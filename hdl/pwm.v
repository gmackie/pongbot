==> flow/design.v <==
module PWM(
input PCLK,
input PRESERN,  
input PSEL,  
input PENABLE,  
output wire PREADY,  
output wire PSLVERR,  
input PWRITE,  
input [31:0] PADDR,  
input wire [31:0] PWDATA,  
output reg [31:0] PRDATA,  
output reg power,
output reg pitch,
output reg yaw
);
reg [31:0] motorduty_cycle;
reg [31:0] motorpwm_count; 
reg [31:0] yawduty_cycle;
reg [31:0] yawpwm_count;
reg [31:0] pitchduty_cycle;
reg [31:0] pitchpwm_count;
wire power_write_enable = (PENABLE && PWRITE && PADDR[3:0] == 'h0);
wire yaw_write_enable = (PENABLE && PWRITE && PADDR[3:0] == 'h4);
wire pitch_write_enable = (PENABLE && PWRITE && PADDR[3:0] == 'h8);
assign PSLVERR = 0;
assign PREADY = 1;
always @(posedge PCLK)
begin
	if (motorpwm_count >= 1000000)
		motorpwm_count <= 0;
	else 
		motorpwm_count <= motorpwm_count + 1;
	if (power_write_enable)
		motorduty_cycle <= PWDATA;
	if (motorpwm_count >= motorduty_cycle)
		power <= 0;
	else
		power <= 1;
end
always @(posedge PCLK)
begin
	if (yawpwm_count >= 2000000)
		yawpwm_count <= 0;
	else
		yawpwm_count <= yawpwm_count + 1;
	if (yaw_write_enable)
		yawduty_cycle <= PWDATA;
	if (yawpwm_count >= yawduty_cycle)
		yaw <= 0;
	else
		yaw <= 1;
end
always @(posedge PCLK)
begin
	if (pitchpwm_count >= 2000000)
		pitchpwm_count <= 0;
	else
		pitchpwm_count <= pitchpwm_count + 1;
	if (pitch_write_enable)
		pitchduty_cycle <= PWDATA;
	if (pitchpwm_count >= pitchduty_cycle)
		pitch <= 0;
	else
		pitch <= 1;
end
endmodule
**Reports on PWM**

What the tools print for PWM, step after step.
Lines are those of the file above, counted from 1.
Not given: n/a

- Top: PWM
- Clock input: PCLK
- Standard-cell library: sky130hd
- Timing corner: tt_025C_1v80

**Elaborated design**

Source: Yosys, flattened and elaborated, memories not mapped. Widths are those after wreduce; folded enables and synchronous resets count as part of the registers. Registers that Yosys merges into a memory's read port (data or address) are not register bits. Print and check cells do not count. Equal cells are merged and count once.

- Register bits: 195
- Bits of input ports: 69

- Add/subtract/negate cells: 3
- Magnitude comparators: 6
- Equal/unequal tests: 2
- Mux-type cells: 3
- Reductions and logical operators: 5

Operators with widths:

| cell | count |
|---|---|
| adder 32 x 1 -> 32 bit with constant B | 3 |
| greater-or-equal comparator 32 bit | 3 |
| greater-or-equal comparator 32 x 21 -> 1 bit with constant B | 2 |
| greater-or-equal comparator 32 x 20 -> 1 bit with constant B | 1 |
| logical AND 1 bit | 4 |
| == test 4 x 3 -> 1 bit with constant B | 1 |
| == test 4 bit with constant B | 1 |
| zero test 4 bit | 1 |
| 2-to-1 mux 1 bit | 3 |

**Logic depth**

Longest topological path by Yosys (ltp), each cell counted once; first at word level (registers and memories cut), then after technology mapping (sequential cells cut; the memories' decode and read muxes count).

- Depth in word-level cells: 2
- ABC_AREA: 0
- Depth in mapped cells: 8
- Depth with buffers taken out: 8

**Netlist**

The flow's flattened synthesis, as Yosys stat reports it; memories are mapped. The netlist is that of the ABC_AREA named above (0 if unset); the other value can give another one.
The area totals of this step are shown rounded.

- Cells in the netlist: 820
- Mapped area: 9000 um^2
- Sequential area: 4900 um^2
- Flip-flops: 195
- Buffers: 40

Cells by type:

| cell | count |
|---|---|
| sky130_fd_sc_hd__edfxtp_1 | 96 |
| sky130_fd_sc_hd__dfxtp_1 | 99 |
| sky130_fd_sc_hd__ha_1 | 102 |
| sky130_fd_sc_hd__inv_1 | 104 |
| sky130_fd_sc_hd__nor2_1 | 89 |
| sky130_fd_sc_hd__xor2_1 | 36 |
| sky130_fd_sc_hd__buf_4 | 35 |
| sky130_fd_sc_hd__a21oi_1 | 34 |
| sky130_fd_sc_hd__nand2_1 | 42 |
| sky130_fd_sc_hd__xnor2_1 | 18 |
| sky130_fd_sc_hd__nand3_1 | 28 |
| sky130_fd_sc_hd__a21o_1 | 18 |
| sky130_fd_sc_hd__nand4_1 | 19 |
| sky130_fd_sc_hd__and4_1 | 12 |
| sky130_fd_sc_hd__o21ai_0 | 21 |
| sky130_fd_sc_hd__nor4_1 | 10 |
| sky130_fd_sc_hd__nor3_1 | 11 |
| sky130_fd_sc_hd__nor3_2 | 3 |

Not listed: further types 24, cells in them 43.

**Worst setup path after synthesis**

OpenSTA on the mapped netlist: ideal clock, no wires. The path of least setup slack (recovery checks aside). Input and output delay are each 20% of the period. Register names are those of the netlist, which keeps one name where synthesis merged equal registers.

- Path kind: input to register
- Start: input PADDR[1]
- End: register yawduty_cycle[0]
- Period: 5.76 ns
- Input delay: 1.152 ns
- Library setup time: 0.468 ns
- Time at the first pin: 1.152 ns
- Data arrival time: 3.773 ns
- Data required time: 5.292 ns
- Slack: 1.519 ns
- Delay of the path: 3.089 ns
- Driving pins on the path: 3
- Path buffers: 0
- Period reached after synthesis: 4.241 ns

"delay of the path" is the arrival time less input delay plus setup time.
"driving pins on the path": output pins that drive a net of the path, with the launching flip-flop's if there is one; two outputs of one cell count as two.
"period reached after synthesis" = period - worst setup slack (recovery checks aside). The figure is calculated, with input and output delays left at 20% of the set period.
The rows between start and end are the longest chain of elaborated cells between them; the timing report does not say that the signal goes this way. Where chains are equally long, one stands for them.
A line is the first line of the expression or statement that the cell stems from. Yosys adds cells for indexed reads and writes and turns some case tables into memories.

- Cells stage by stage: sky130_fd_sc_hd__nor2_1 > sky130_fd_sc_hd__nand3_1 > sky130_fd_sc_hd__nor3b_1
- Length of the longest elaborated chain: 2

RTL lines, path post-synthesis:

| what | line | RTL |
|---|---|---|
| start: declaration | 9 | `input [31:0] PADDR,` |
| == test 4 x 3 -> 1 bit | 23 | `wire yaw_write_enable = (PENABLE && PWRITE && PADDR[3:0] == 'h4);` |
| logical AND 1 bit | 23 |  |
| end: assignment | 47 | `yawduty_cycle <= PWDATA;` |
| end: declaration | 18 | `reg [31:0] yawduty_cycle;` |

**Timing after layout**

Path of least setup slack in the final report of stored run 1 (OpenROAD, finished layout, wires in). Where an end is a register, its clock arrival counts in the times.

- Path kind: register to output
- Start: register pitch
- End: output pitch
- Period: 7.74 ns
- Time at the first pin: 0.42 ns
- Data arrival time: 1.27 ns
- Data required time: 6.19 ns
- Slack: 4.92 ns
- Driving pins on the path: 2
- Path buffers: 1

- Cells stage by stage: sky130_fd_sc_hd__dfxtp_1 > sky130_fd_sc_hd__clkdlybuf4s50_1
- Length of the longest elaborated chain: 0

RTL lines, path after layout:

| what | line | RTL |
|---|---|---|
| start: declaration | 13 | `output reg pitch,` |
| start: assignment | 62 | `pitch <= 0;` |
| start: assignment | 64 | `pitch <= 1;` |
| end: declaration | 13 |  |

Flow measurements of PWM on sky130hd: 2 stored runs with different settings, listed in no order. Input and output delays are each 20% of the period that was set; the output load is 0.01 pF.
"time used up by the worst setup path": the worst setup path's part of the clock period (all of it between registers, 20% less for each end at a port) less its slack. A launch clock that arrives late makes it longer, a capture clock that arrives late makes it shorter.
By "total power of the final layout" is meant OpenSTA's value without simulated activity: inputs other than the clock are taken to toggle once in ten clock periods, and the tool carries that through the logic.
Values from the reports are rounded here.
A setting shown as -- is not set for that run.

| item | stored run 1 | stored run 2 |
|---|---|---|
| period_ns | 7.74 | 2.7 |
| CORE_UTILIZATION | 50 | 31 |
| SETUP_SLACK_MARGIN | 0.42 | -0.03 |
| PLACE_DENSITY_LB_ADDON | 0.24 | 0.1 |
| CELL_PAD_IN_SITES_GLOBAL_PLACEMENT | 1 | -- |
| TNS_END_PERCENT | 15 | -- |
| GPL_ROUTABILITY_DRIVEN | 1 | -- |
| SLEW_MARGIN | 5 | 20 |
| CAP_MARGIN | 20 | 10 |
| CORE_MARGIN | 2 | 3 |
| CELL_PAD_IN_SITES_DETAIL_PLACEMENT | -- | 1 |
| MIN_ROUTING_LAYER | -- | met2 |
| MAX_ROUTING_LAYER | -- | met5 |
| Yosys chip area after synthesis (um^2) | 9000 | 9000 |
| overall die area (um^2) | 19000 | 31000 |
| standard-cell area after routing (um^2) | 10000 | 11000 |
| post-route utilization (%) | 58 | 37 |
| smallest setup slack (ns) | 4.9 | 0.62 |
| total negative slack on setup checks (ns) | 0.000 | 0.000 |
| worst hold slack (ns) | 0.48 | 0.49 |
| total power of the final layout (W) | 0.002 | 0.0059 |
| time used up by the worst setup path (ns) | 1.27 | 2.08 |
| worst setup path kind | register to output | register to register |
